==> flow/design.v <==
`timescale 1ns / 1ps
module ls_usb_core(
	input wire clk,
	input wire EOP,
	input wire [7:0] data,
	input wire wre,
	input wire [3:0] rbyte_cnt,
	input wire show_next,
	output reg [7:0] sbyte,
	output reg start_pkt,
	output reg last_pkt_byte,
	output reg [7:0] leds
    );
reg [3:0] pid0;
reg [3:0] pid1;
reg [1:0] toggle;
always @ (posedge clk)
begin
	if ((rbyte_cnt == 4'h1) & wre)
	begin
		pid1 <= pid0;
		pid0 <= data[3:0];
	end
end
reg [3:0] setup_req;
always @ (posedge clk)
begin
	if ((rbyte_cnt == 4'h3) & wre & (pid1 == 4'hd))
		setup_req <= data[3:0];
end
always @ (posedge clk)
begin
	if ((rbyte_cnt == 4'h6) & wre & (pid1 == 4'hd))
		leds <= data[7:0];
end
reg [3:0] setup_val;
always @ (posedge clk)
begin
	if ((rbyte_cnt == 4'h5) & wre & (pid1 == 4'hd))
		setup_val <= data[3:0];
end
reg [3:0] setup_len;
always @ (posedge clk)
begin
	if ((rbyte_cnt == 4'h8) & wre & (pid1 == 4'hd))
		setup_len <= data[3:0];
end
reg [7:0] sptr;
reg [7:0] sb;
always @ *
begin
	case (sptr)
		8'h00: sb = 8'h81;
		8'h01: sb = 8'hd2;
		8'h02: sb = 8'h00;
		8'h03: sb = 8'h00;
		8'h04: sb = 8'h00;
		8'h05: sb = 8'h00;
		8'h06: sb = 8'h00;
		8'h07: sb = 8'h00;
		8'h08: sb = 8'h00;
		8'h09: sb = 8'h00;
		8'h0a: sb = 8'h00;
		8'h0b: sb = 8'h00;
		8'h0c: sb = 8'h00;
		8'h0d: sb = 8'h00;
		8'h0e: sb = 8'h00;
		8'h0f: sb = 8'h00;
		8'h10: sb = 8'h8b;
		8'h11: sb = 8'h4b;
		8'h12: sb = 8'h12;
		8'h13: sb = 8'h01;
		8'h14: sb = 8'h00;
		8'h15: sb = 8'h01;
		8'h16: sb = 8'hff;
		8'h17: sb = 8'h00;
		8'h18: sb = 8'h00;
		8'h19: sb = 8'h08;
		8'h1a: sb = 8'h23;
		8'h1b: sb = 8'hf3;
		8'h1c: sb = 8'h00;
		8'h1d: sb = 8'h00;
		8'h1e: sb = 8'h00;
		8'h1f: sb = 8'h00;
		8'h20: sb = 8'h8b;
		8'h21: sb = 8'hc3;
		8'h22: sb = 8'hb9;
		8'h23: sb = 8'h04;
		8'h24: sb = 8'h00;
		8'h25: sb = 8'h03;
		8'h26: sb = 8'h00;
		8'h27: sb = 8'h02;
		8'h28: sb = 8'h02;
		8'h29: sb = 8'h00;
		8'h2a: sb = 8'hd5;
		8'h2b: sb = 8'h8a;
		8'h2c: sb = 8'h00;
		8'h2d: sb = 8'h00;
		8'h2e: sb = 8'h00;
		8'h2f: sb = 8'h00;
		8'h30: sb = 8'h85;
		8'h31: sb = 8'h4b;
		8'h32: sb = 8'h00;
		8'h33: sb = 8'h01;
		8'h34: sb = 8'h3f;
		8'h35: sb = 8'h8f;
		8'h36: sb = 8'h00;
		8'h37: sb = 8'h00;
		8'h38: sb = 8'h00;
		8'h39: sb = 8'h00;
		8'h3a: sb = 8'h00;
		8'h3b: sb = 8'h00;
		8'h3c: sb = 8'h00;
		8'h3d: sb = 8'h00;
		8'h3e: sb = 8'h00;
		8'h3f: sb = 8'h00;
		8'h40: sb = 8'h83;
		8'h41: sb = 8'h4b;
		8'h42: sb = 8'h00;
		8'h43: sb = 8'h00;
		8'h44: sb = 8'h00;
		8'h45: sb = 8'h00;
		8'h46: sb = 8'h00;
		8'h47: sb = 8'h00;
		8'h48: sb = 8'h00;
		8'h49: sb = 8'h00;
		8'h4a: sb = 8'h00;
		8'h4b: sb = 8'h00;
		8'h4c: sb = 8'h00;
		8'h4d: sb = 8'h00;
		8'h4e: sb = 8'h00;
		8'h4f: sb = 8'h00;
		8'h50: sb = 8'h8b;
		8'h51: sb = 8'h4b;
		8'h52: sb = 8'h09;
		8'h53: sb = 8'h02;
		8'h54: sb = 8'h14;
		8'h55: sb = 8'h00;
		8'h56: sb = 8'h01;
		8'h57: sb = 8'h01;
		8'h58: sb = 8'h00;
		8'h59: sb = 8'h80;
		8'h5a: sb = 8'h0e;
		8'h5b: sb = 8'hd6;
		8'h5c: sb = 8'h00;
		8'h5d: sb = 8'h00;
		8'h5e: sb = 8'h00;
		8'h5f: sb = 8'h00;
		8'h60: sb = 8'h84;
		8'h61: sb = 8'hc3;
		8'h62: sb = 8'h0d;
		8'h63: sb = 8'h81;
		8'h64: sb = 8'h7a;
		8'h65: sb = 8'h00;
		8'h66: sb = 8'h00;
		8'h67: sb = 8'h00;
		8'h68: sb = 8'h00;
		8'h69: sb = 8'h00;
		8'h6a: sb = 8'h00;
		8'h6b: sb = 8'h00;
		8'h6c: sb = 8'h00;
		8'h6d: sb = 8'h00;
		8'h6e: sb = 8'h00;
		8'h6f: sb = 8'h00;
		8'h70: sb = 8'h8b;
		8'h71: sb = 8'h4b;
		8'h72: sb = 8'h09;
		8'h73: sb = 8'h02;
		8'h74: sb = 8'h14;
		8'h75: sb = 8'h00;
		8'h76: sb = 8'h01;
		8'h77: sb = 8'h01;
		8'h78: sb = 8'h00;
		8'h79: sb = 8'h80;
		8'h7a: sb = 8'h0e;
		8'h7b: sb = 8'hd6;
		8'h7c: sb = 8'h00;
		8'h7d: sb = 8'h00;
		8'h7e: sb = 8'h00;
		8'h7f: sb = 8'h00;
		8'h80: sb = 8'h8b;
		8'h81: sb = 8'hc3;
		8'h82: sb = 8'h0d;
		8'h83: sb = 8'h09;
		8'h84: sb = 8'h04;
		8'h85: sb = 8'h00;
		8'h86: sb = 8'h00;
		8'h87: sb = 8'h00;
		8'h88: sb = 8'hff;
		8'h89: sb = 8'h00;
		8'h8a: sb = 8'ha7;
		8'h8b: sb = 8'h19;
		8'h8c: sb = 8'h00;
		8'h8d: sb = 8'h00;
		8'h8e: sb = 8'h00;
		8'h8f: sb = 8'h00;
		8'h90: sb = 8'h87;
		8'h91: sb = 8'h4b;
		8'h92: sb = 8'h00;
		8'h93: sb = 8'h00;
		8'h94: sb = 8'h02;
		8'h95: sb = 8'h40;
		8'h96: sb = 8'hff;
		8'h97: sb = 8'h4b;
		8'h98: sb = 8'h00;
		8'h99: sb = 8'h00;
		8'h9a: sb = 8'h00;
		8'h9b: sb = 8'h00;
		8'h9c: sb = 8'h00;
		8'h9d: sb = 8'h00;
		8'h9e: sb = 8'h00;
		8'h9f: sb = 8'h00;
		default:
			sb = 8'h00;
	endcase
end
reg [1:0] state;
reg [3:0] pkt_len;
always @(posedge clk)
begin
    if(sptr[3:0]==4'h0)
        pkt_len <= sb[3:0];
end
always @*
begin
    if(sptr[3:0]==4'h0)    
        sbyte = {sb[7:4],4'b0000};
    else
        sbyte = sb;
    last_pkt_byte = (sptr[3:0]==pkt_len);
end
always @(posedge clk)
begin
    if( (state==0) & (!EOP) )
    begin
        if(pid0==4'hd)  
            toggle <= 2'b00;
        else
        if(pid0==4'h9)  
            toggle <= toggle + 1'b1;
    end
end
always @(posedge clk or posedge EOP)
begin
    if(EOP)
    begin
        start_pkt <= 1'b0;
        state <= 0;
        sptr  <= 8'h00;
    end
    else
    begin
        start_pkt <= (state==2'b10);
        case(state)
        0:
            begin
                if( ((pid0==4'hb) | (pid0==4'h3)) & ((pid1==4'hd) | (pid1==4'h1)) )  
                begin
                    state <= 2;             
                    sptr[7:4] <= 4'h0;     
                    sptr[3:0] <= 4'h0;
                end
                else
                if( (pid0==4'h9)&(setup_req==4'h6)&(setup_val==4'h1))
                begin
                    state <= 2;             
                    sptr[7:4] <= 4'h1+toggle;     
                    sptr[3:0] <= 4'h0;
                end
                else
                if( (pid0==4'h9)&(setup_req==4'h6)&(setup_val==4'h2)&(setup_len==4'h9))
                begin
                    state <= 2;             
                    sptr[7:4] <= 4'h5+toggle;     
                    sptr[3:0] <= 4'h0;
                end
                else
                if( (pid0==4'h9)&(setup_req==4'h6)&(setup_val==4'h2)&(setup_len!=4'h9))
                begin
                    state <= 2;             
                    sptr[7:4] <= 4'h7+toggle;     
                    sptr[3:0] <= 4'h0;
                end
                else
                if(pid0==4'h9)
                begin
                    state <= 2;             
                    sptr[7:4] <= 4'h4;     
                    sptr[3:0] <= 4'h0;
                end
                else
                begin
                    state <= 1;  
                    sptr<=8'h00;
                end 
            end
        1:
            begin
                state <= 1;
                sptr  <= 8'h00;
            end
        2:
            begin
                state <= 3;
                sptr  <= sptr;
            end
        3:
            begin
                state <= 3;
                sptr[3:0] <= sptr[3:0] + show_next;
                sptr[7:4] <= sptr[7:4];
            end
        endcase
    end
end
endmodule
* Reports on ls_usb_core *
The steps from the RTL of ls_usb_core to its reports follow in flow order.
Line numbers count from 1 in the design file above.
Cell names lack the library's common part.
Not given: --

set-up
  top = ls_usb_core
  clock input = clk
  library = sky130hd
  timing corner = tt_025C_1v80

* Elaborated design *
Counts by Yosys on the flattened word-level netlist (proc, flatten, opt, wreduce; memories kept). Register bits leave out memories and registers merged into their read ports (data or address). Print and check cells are left out.
Yosys's memory passes give these memory sizes; they may raise the number of words (mostly to a power of two), join words into wider ones and drop unused or constant bits.

operators by class
  add/sub/neg operators = 5
  eq/ne operators = 20
  mux-type cells = 15
  bitwise logic cells = 18
  reduce/logical cells = 7

operators with widths
  kind                                                  number
  equality test 4 bit (second input constant)           6
  two-way mux 4 bit                                     5
  bitwise AND 1 bit                                     16
  case mux 4 bit (select 2 bit)                         2
  equality test 4 x 1 -> 1 bit (second input constant)  3
  equality test 4 x 2 -> 1 bit (second input constant)  3
  equality test 4 x 3 -> 1 bit (second input constant)  3
  two-way mux 2 bit                                     6
  adder 3 x 2 -> 4 bit (first input constant)           2
  case mux 2 bit (select 3 bit)                         1
  equality test 2 bit (second input constant)           2
  OR reduction 2 bit                                    2
  adder 4 x 1 -> 4 bit                                  1
  equality test 4 bit                                   1
  inequality test 4 bit (second input constant)         1
  logical NOT 4 bit                                     1
  adder 1 x 2 -> 3 bit (first input constant)           1
  two-way mux 3 bit                                     1
  bitwise OR 1 bit                                      2
  adder 2 x 1 -> 2 bit (second input constant)          1
  equality test 2 x 1 -> 1 bit (second input constant)  1
  logical NOT 2 bit                                     1
  AND reduction 2 bit                                   1
  nonzero test 2 bit                                    1
  logical NOT 1 bit                                     1

storage and ports
  register bits after elaboration = 45
  memory bits (read-only) = 2048
  memories kept = 1
  input port bits = 16
  output and inout bits = 18
  word-level cells = 78

memories
  memory            depth  width  rd ports  wr ports  RTL line  RTL
  (name not given)  256    8      1         0         52        case (sptr)

* Longest topological paths *
Longest topological path by Yosys (ltp), each cell counted once; first at word level (registers and memories cut), then after technology mapping (sequential cells cut; the memories' decode and read muxes count).

depth
  word-level depth = 9
  ABC_AREA = 0
  depth in mapped cells = 10
  depth with buffers taken out = 7

* Netlist *
Yosys stat after the flow's synthesis: flattened, memories mapped to cells. It holds for the ABC_AREA given above (unset counts as 0); a run with the other value may have another netlist.
Totals and module areas in this step are rounded.

cells by type
  type      number  total area (µm²)
  edfxtp_1  34      1.02E+03
  dfrtp_1   12      300.288
  ha_1      15      187.68
  a21oi_1   22      110.106
  nand2_1   26      97.594
  o21ai_0   17      85.082
  nor2_1    21      78.826
  nand2b_1  11      68.816
  nor2b_1   11      68.816
  buf_2     12      60.058
  inv_1     14      52.55
  o32ai_2   3       48.797
  mux2_2    4       45.043
  buf_4     5       37.536
  o211ai_1  5       37.536
  o22ai_1   6       37.536
  o31ai_1   5       37.536
  nand3_1   7       35.034

Other cell types: 50; their cells: 89.

mapped netlist
  cells in the netlist = 319
  synthesis area = 3108 µm²
  flip-flop cells = 47

* Worst setup path after synthesis *
OpenSTA on the mapped netlist: ideal clock, no wires. The path of least setup slack (recovery checks aside). Input and output delay are each 20% of the period. Register names are those of the netlist, which keeps one name where synthesis merged equal registers.

path post-synthesis
  path kind = flip-flop to output port
  from = register sptr[1]
  to = output port sbyte[1]
  clock period = 3.99 ns
  data arrival time = 2.158 ns
  setup slack = 1.034 ns
  path delay = 2.158 ns
  stages = 9
  synthesis period reached = 2.956 ns

"path delay" = arrival - input delay + setup time.
At an output port there is no setup time.
"stages" counts driving pins, that of a launching flip-flop among them; a cell with two outputs on the path counts twice.
"synthesis period reached" = period - worst setup slack (recovery checks aside). The figure is calculated, with input and output delays left at 20% of the set period.
Between the ends stands the longest chain of elaborated cells between them, by number of cells; it is not shown to be the way that was timed. Of several equally long chains one is given.
A line is the first line of the expression or statement that the cell stems from. Yosys adds cells for indexed reads and writes and turns some case tables into memories.
A memory read counts as a cell of the chain, while the word-level depth stops at memories.
A register here has more assigning lines than the two given.

on the way, post-synthesis
  path through = dfrtp_1 > clkbuf_1 > inv_1 > ha_1 > mux2_2 > o2111ai_1 > o221ai_1 > a22oi_1 > nor2b_1
  length of the longest elaborated chain = 2

ends and longest elaborated chain, post-synthesis
  element                    RTL line  RTL
  start, declared            48        reg [7:0] sptr;
  start, assigned            305       sptr  <= sptr;
  start, assigned            310       sptr[3:0] <= sptr[3:0] + show_next;
  memory read (256 x 8 bit)  52        case (sptr)
  two-way mux 4 bit          226       if(sptr[3:0]==4'h0)
  end, declared              9         output reg [7:0] sbyte,

Nets of the timed path that keep an RTL name, with a line that drives or declares them; the list need not be complete.

nets with RTL names, path post-synthesis
  net    RTL line
  sb[1]  52

* Timing after layout *
From the final timing report of stored run 1: the path of least setup slack in the routed layout; clock arrival at registers is part of the times.

path post-layout
  path kind = flip-flop to output port
  from = register sptr[1]
  to = output port sbyte[0]
  clock period = 3.16 ns
  data arrival time = 2.37 ns
  setup slack = 0.15 ns
  stages = 9

Between the ends stands the longest chain of elaborated cells between them, by number of cells; it is not shown to be the way that was timed. Of several equally long chains one is given.
A memory read counts as a cell of the chain, while the word-level depth stops at memories.
A register here has more assigning lines than the two given.

on the way, post-layout
  path through = dfrtp_2 > buf_4 > ha_2 > or4b_4 > nand3_2 > o22ai_1 > o32ai_2 > and2b_1 > buf_2
  length of the longest elaborated chain = 2

ends and longest elaborated chain, post-layout
  element                    RTL line  RTL
  start, declared            48        reg [7:0] sptr;
  start, assigned            305       sptr  <= sptr;
  start, assigned            310       sptr[3:0] <= sptr[3:0] + show_next;
  memory read (256 x 8 bit)  52        case (sptr)
  two-way mux 4 bit          226       if(sptr[3:0]==4'h0)
  end, declared              9         output reg [7:0] sbyte,

Nets of the timed path that keep an RTL name, with a line that drives or declares them; the list need not be complete.

nets with RTL names, path post-layout
  net    RTL line
  sb[0]  52

Appendix: measured runs

Top module ls_usb_core; platform sky130hd; tools Yosys and OpenROAD; 2 stored runs in no particular order. Input and output delays are each 20% of the period that was set; the output load is 0.01 pF.
"achieved clock period": clock period set for the run, less the worst setup slack. It is reckoned from that one timing run; input and output delays stay at 20% of the period that was set.
By "worst setup path time" is meant the share of the clock period that the worst setup path is allowed (20% is reserved at inputs, 20% at outputs), minus its slack. Clock arrival times at its registers enter into it.
"power" is the tool's figure for a default switching activity; nothing was simulated.
The results are shown rounded.

Stored run 1
==> flow/run.sh <==
#!/bin/bash
# the make line also repeats the synthesis and layout settings of config.mk as NAME=value (left out here)
make -C /OpenROAD-flow-scripts/flow DESIGN_CONFIG=/design/flow/config.mk WORK_HOME=/design/flow/orfs CLKGATE_MAP_FILE= finish
==> flow/config.mk <==
export PLATFORM = sky130hd
export DESIGN_NAME = ls_usb_core
export DESIGN_NICKNAME = ls_usb_core
export VERILOG_FILES = /design/flow/design.v
export SDC_FILE = /design/flow/constraint.sdc
export NUM_CORES = 4
export LEC_CHECK = 0
export CAP_MARGIN = 20
export CELL_PAD_IN_SITES_DETAIL_PLACEMENT = 1
export CORE_MARGIN = 8
export CORE_UTILIZATION = 35
export CTS_CLUSTER_DIAMETER = 30
export CTS_CLUSTER_SIZE = 79
export MIN_ROUTING_LAYER = met1
export PLACE_DENSITY_LB_ADDON = 0.06
export SETUP_SLACK_MARGIN = 0.13
export SLEW_MARGIN = 20
export TNS_END_PERCENT = 55
==> flow/constraint.sdc <==
create_clock -name core_clock -period 3.16 [get_ports {clk}]
set_input_delay 0.6320 -clock core_clock [delete_from_list [all_inputs] [get_ports {clk}]]
set_output_delay 0.6320 -clock core_clock [all_outputs]
set_load 0.01 [all_outputs]

==> results of stored run 1 <==
chip area after synthesis (Yosys): 3108 µm²
die area: 12150 µm²
standard-cell area of the final layout: 4004 µm²
utilization: 0.461
worst setup slack after layout: 0.155 ns
total negative slack: 0.000 ns
worst hold slack: 0.473 ns
power: 2770 µW
achieved clock period: 3.005 ns
worst setup path time: 2.37 ns
worst setup path kind: flip-flop to output port

Stored run 2
==> flow/run.sh <==
#!/bin/bash
# the make line also repeats the synthesis and layout settings of config.mk as NAME=value (left out here)
make -C /OpenROAD-flow-scripts/flow DESIGN_CONFIG=/design/flow/config.mk WORK_HOME=/design/flow/orfs CLKGATE_MAP_FILE= finish
==> flow/config.mk <==
export PLATFORM = sky130hd
export DESIGN_NAME = ls_usb_core
export DESIGN_NICKNAME = ls_usb_core
export VERILOG_FILES = /design/flow/design.v
export SDC_FILE = /design/flow/constraint.sdc
export NUM_CORES = 4
export LEC_CHECK = 0
export CAP_MARGIN = 20
export CORE_MARGIN = 2
export CORE_UTILIZATION = 40
export SLEW_MARGIN = 20
==> flow/constraint.sdc <==
create_clock -name core_clock -period 5.25 [get_ports {clk}]
set_input_delay 1.0500 -clock core_clock [delete_from_list [all_inputs] [get_ports {clk}]]
set_output_delay 1.0500 -clock core_clock [all_outputs]
set_load 0.01 [all_outputs]

==> results of stored run 2 <==
chip area after synthesis (Yosys): 3108 µm²
die area: 8491 µm²
standard-cell area of the final layout: 3583 µm²
utilization: 0.471
worst setup slack after layout: 0.825 ns
total negative slack: 0.000 ns
worst hold slack: 0.454 ns
power: 1457 µW
achieved clock period: 4.425 ns
worst setup path time: 3.37 ns
worst setup path kind: flip-flop to output port
