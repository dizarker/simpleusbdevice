==> flow/design.v <==
`timescale 1ns / 1ps
module ls_usb_recv(
	input wire clk,
	input wire dp,
	input wire dm,
	output wire EOP,
	output reg [7:0] rdata,
	output reg rdata_ready,
	output reg [3:0]rbyte_cnt
    );
	reg [5:0] clk_counter;
	reg strobe;
	reg [2:0] receiver_cnt;
	reg last_fixed_dp;
	reg receiver_enabled;
	reg [1:0] dp_input;
	reg [1:0] dm_input;
	always @ (posedge clk)
	begin
		dp_input <= { dp_input[0], dp };
		dm_input <= { dm_input[0], dm };
	end
	assign EOP = !(dp_input[0] | dp_input[1] | dm_input[0] | dm_input[1]);
	wire dp_change;
	assign dp_change = dp_input[0] ^ dp_input[1];
	wire do_remove_zero;
	assign do_remove_zero = (rdata[7:2] == 6'b111111) & (last_fixed_dp != dp_input[1]) & (!removed_zero);
	reg removed_zero;
	always @ (posedge clk or posedge EOP)
	begin
		if (EOP)
		begin
			receiver_cnt <= 1'b0;
			rbyte_cnt <= 1'b0;
			last_fixed_dp <= 1'b1;
			rdata <= 1'b0;
			receiver_enabled <= 1'b0;
			rdata_ready <= 1'b0;
			clk_counter <= 1'b0;
			strobe <= 1'b0;
			removed_zero <= 1'b0;
		end
		else
		begin
			if (dp_change)
			begin
				clk_counter <= 0;
				strobe <= 1'b1;
			end
			else
			begin
				{ strobe, clk_counter } <= clk_counter + 6'h13;
			end
			if (dp_input[0])
			begin
				receiver_enabled <= 1'b1;
			end
			if (strobe & receiver_enabled & (!do_remove_zero))
			begin
				rdata <= { (last_fixed_dp == dp_input[1]), rdata[7:1] };
				receiver_cnt <= receiver_cnt + 1'b1;
			end
			rdata_ready <= (receiver_cnt == 3'h7) & (strobe & receiver_enabled & (!do_remove_zero));
			if (strobe & receiver_enabled)
			begin
				removed_zero <= do_remove_zero;
				last_fixed_dp <= dp_input[1];
			end
			if (rdata_ready)
				rbyte_cnt <= rbyte_cnt + 1'b1;
		end
	end
endmodule
Tool chain data of ls_usb_recv
The steps from the RTL of ls_usb_recv to its reports follow in flow order.
Line numbers count from 1 in the design file above.
{ "inputs": {"top": "ls_usb_recv", "clock": "clk", "cell_library": "sky130hd", "corner": "tt_025C_1v80"} }

Word-level counts
Source: Yosys, flattened and elaborated, memories not mapped. Widths are those after wreduce; folded enables and synchronous resets count as part of the registers. Registers that Yosys merges into a memory's read port (data or address) are not register bits. Print and check cells do not count. Equal cells are merged and count once.
{ "bits": {"regBits": 30, "input_bits": 3, "out_inout_bits": 14, "wordCells": 32} }
{ "op_classes": {"n_eq": 4, "muxes": 2, "reduce_and_logical": 3, "add_sub_neg": 3, "bitwise": 9} }
{ "op_table": {"columns": ["operator", "n"], "rows": [
  ["adder 6 x 5 -> 7 bit with constant B", 1],
  ["== test 6 bit with constant B", 1],
  ["two-way mux 6 bit", 1],
  ["AND 1 bit", 5],
  ["adder 4 x 1 -> 4 bit with constant B", 1],
  ["OR 1 bit", 3],
  ["zero test 1 bit", 3],
  ["adder 3 x 1 -> 3 bit with constant B", 1],
  ["== test 3 bit with constant B", 1],
  ["== test 1 bit", 1],
  ["inequality test 1 bit", 1],
  ["bitwise XOR 1 bit", 1],
  ["two-way mux 1 bit", 1]
]} }

Logic depth
Longest topological path by Yosys (ltp), each cell counted once; first at word level (registers and memories cut), then after technology mapping (sequential cells cut; the memories' decode and read muxes count).
{ "logic_depth": {"word_depth": 6, "abc_area": 0, "ltp_mapped": 5, "ltp_nobuf": 5} }

Netlist
Source: synth_stat.txt of the flow (Yosys; design flattened, memories mapped). It holds for the ABC_AREA given above (unset counts as 0); a run with the other value may have another netlist.
The area totals of this step are shown rounded.
{ "synth_totals": {"sequential_area_um2": 732, "yosys_area_um2": 1180, "buffers": 1, "cell_count": 90, "flip_flops": 30} }
{ "types": {"columns": ["cell", "n", "area_total_um2"], "rows": [
  ["sky130_fd_sc_hd__dfrtp_1", 25, 625.6],
  ["sky130_fd_sc_hd__mux2_2", 10, 112.608],
  ["sky130_fd_sc_hd__dfxtp_1", 4, 80.077],
  ["sky130_fd_sc_hd__ha_1", 5, 62.56],
  ["sky130_fd_sc_hd__xnor2_1", 5, 43.792],
  ["sky130_fd_sc_hd__dfstp_2", 1, 26.275],
  ["sky130_fd_sc_hd__nor2_1", 7, 26.275],
  ["sky130_fd_sc_hd__xor2_1", 3, 26.275],
  ["sky130_fd_sc_hd__inv_1", 6, 22.522],
  ["sky130_fd_sc_hd__o31ai_4", 1, 21.27],
  ["sky130_fd_sc_hd__nand2_1", 5, 18.768],
  ["sky130_fd_sc_hd__nand3b_1", 2, 15.014],
  ["sky130_fd_sc_hd__o21ai_0", 3, 15.014],
  ["sky130_fd_sc_hd__nand4_1", 2, 12.512],
  ["sky130_fd_sc_hd__a22o_2", 1, 10.01],
  ["sky130_fd_sc_hd__nor3_1", 2, 10.01],
  ["sky130_fd_sc_hd__o211a_1", 1, 10.01],
  ["sky130_fd_sc_hd__o41ai_1", 1, 8.758]
]} }
Other cell types: 6; their cells: 6.

Worst setup path after synthesis
OpenSTA on the mapped netlist: ideal clock, no wires. The path of least setup slack (recovery checks aside). Input and output delay are each 20% of the period. Register names are those of the netlist, which keeps one name where synthesis merged equal registers.
{ "synth_path": {"path_kind": "register to output", "start": "reg dp_input[1]", "end": "out EOP", "path_buffers": 0, "driving_pins": 5, "launch_ns": 0.000, "out_delay_ns": 0.394, "arrival_ns": 1.351, "path_slack_ns": 0.225, "required_time_ns": 1.576, "delay_ns": 1.351, "period_ns": 1.97, "synth_period_reached_ns": 1.745} }
"delay_ns" = arrival - input delay + setup time.
At an output port there is no setup time.
"driving_pins": output pins that drive a net of the path, with the launching flip-flop's if there is one; two outputs of one cell count as two.
"synth_period_reached_ns" = period - worst setup slack (recovery checks aside). The figure is calculated, with input and output delays left at 20% of the set period.
The rows between start and end are the longest chain of elaborated cells between them; the timing report does not say that the signal goes this way. Where chains are equally long, one stands for them.
A line is the first line of the expression or statement that the cell stems from. Yosys adds cells for indexed reads and writes and turns some case tables into memories.
{ "synth_via": {"cell_sequence": "sky130_fd_sc_hd__dfxtp_1 > sky130_fd_sc_hd__inv_1 > sky130_fd_sc_hd__ha_1 > sky130_fd_sc_hd__nand2_1 > sky130_fd_sc_hd__inv_1", "elab_chain_cells": 4, "cone_cells": 4, "lines_between": 1, "cone_classes": "logic: 3; reduce/logical: 1"} }
{ "synth_rtl": {"columns": ["element", "line", "rtl"], "rows": [
  ["start, declared", 16, "reg [1:0] dp_input;"],
  ["start, assigned", 20, "dp_input <= { dp_input[0], dp };"],
  ["OR 1 bit (3 in a row)", 23, "assign EOP = !(dp_input[0] | dp_input[1] | dm_input[0] | dm_input[1]);"],
  ["zero test 1 bit", 23, null],
  ["end, declared", 6, "output wire EOP,"]
]} }

Worst path after layout
From the final timing report of entry A: the path of least setup slack in the routed layout; clock arrival at registers is part of the times.
{ "layout_path": {"path_kind": "register to output", "start": "reg dp_input[1]", "end": "out EOP", "arrival_ns": 1.51, "required_time_ns": 1.69, "path_slack_ns": 0.18, "period_ns": 2.11, "path_buffers": 1, "out_delay_ns": 0.42, "driving_pins": 6, "launch_ns": 0.32} }
The rows between start and end are the longest chain of elaborated cells between them; the timing report does not say that the signal goes this way. Where chains are equally long, one stands for them.
{ "layout_via": {"cell_sequence": "sky130_fd_sc_hd__dfxtp_1 > sky130_fd_sc_hd__inv_1 > sky130_fd_sc_hd__ha_1 > sky130_fd_sc_hd__nand2_1 > sky130_fd_sc_hd__inv_1 > sky130_fd_sc_hd__clkdlybuf4s50_1", "elab_chain_cells": 4, "cone_cells": 4, "lines_between": 1, "cone_classes": "logic: 3; reduce/logical: 1"} }
{ "layout_rtl": {"columns": ["element", "line", "rtl"], "rows": [
  ["start, declared", 16, "reg [1:0] dp_input;"],
  ["start, assigned", 20, "dp_input <= { dp_input[0], dp };"],
  ["OR 1 bit (3 in a row)", 23, "assign EOP = !(dp_input[0] | dp_input[1] | dm_input[0] | dm_input[1]);"],
  ["zero test 1 bit", 23, null],
  ["end, declared", 6, "output wire EOP,"]
]} }

Lab notebook: ls_usb_recv

Measured results for ls_usb_recv: 2 stored runs of the Yosys and OpenROAD flow on sky130hd. The settings differ; the order carries no meaning. The constraints put input and output delay at 20% of the set period each and load the outputs with 0.01 pF.
"period_less_ws_ns" means the clock period less the worst setup slack. The figure is calculated, with input and output delays left at 20% of the set period.
By "timing.worst_path_ns" is meant the share of the clock period that the worst setup path is allowed (20% is reserved at inputs, 20% at outputs), minus its slack. Clock arrival times at its registers enter into it.
By "final_power_uw" is meant OpenSTA's value without simulated activity: inputs other than the clock are taken to toggle once in ten clock periods, and the tool carries that through the logic.
The results are shown rounded.
[
  {
    "run": "entry A",
    "settings": { "period_ns": 2.11, "CAP_MARGIN": 20, "CORE_MARGIN": 2, "CORE_UTILIZATION": 40, "SLEW_MARGIN": 20 },
    "results": { "yosys_chip_area_um2": 1180, "die_area_um2": 3410, "finish.stdcell_area_um2": 1450, "post_route_util_pct": 52.0, "ws_setup_ns": 0.178, "total_negative_slack_ns": 0.000, "final_power_uw": 1870, "period_less_ws_ns": 1.932, "timing.worst_path_ns": 1.51, "critical_path_type": "register to output" }
  },
  {
    "run": "entry B",
    "settings": { "period_ns": 1.27, "CORE_UTILIZATION": 52, "SETUP_SLACK_MARGIN": 0.1, "PLACE_DENSITY_LB_ADDON": 0.18, "CORE_ASPECT_RATIO": 1.33, "CELL_PAD_IN_SITES_DETAIL_PLACEMENT": 0, "CTS_CLUSTER_SIZE": 61, "SLEW_MARGIN": 0, "CAP_MARGIN": 20, "CORE_MARGIN": 2 },
    "results": { "yosys_chip_area_um2": 1180, "die_area_um2": 2680, "finish.stdcell_area_um2": 1740, "post_route_util_pct": 82.4, "ws_setup_ns": -0.264, "total_negative_slack_ns": -2.00, "final_power_uw": 3850, "period_less_ws_ns": 1.534, "timing.worst_path_ns": 1.53, "critical_path_type": "register to register" }
  }
]
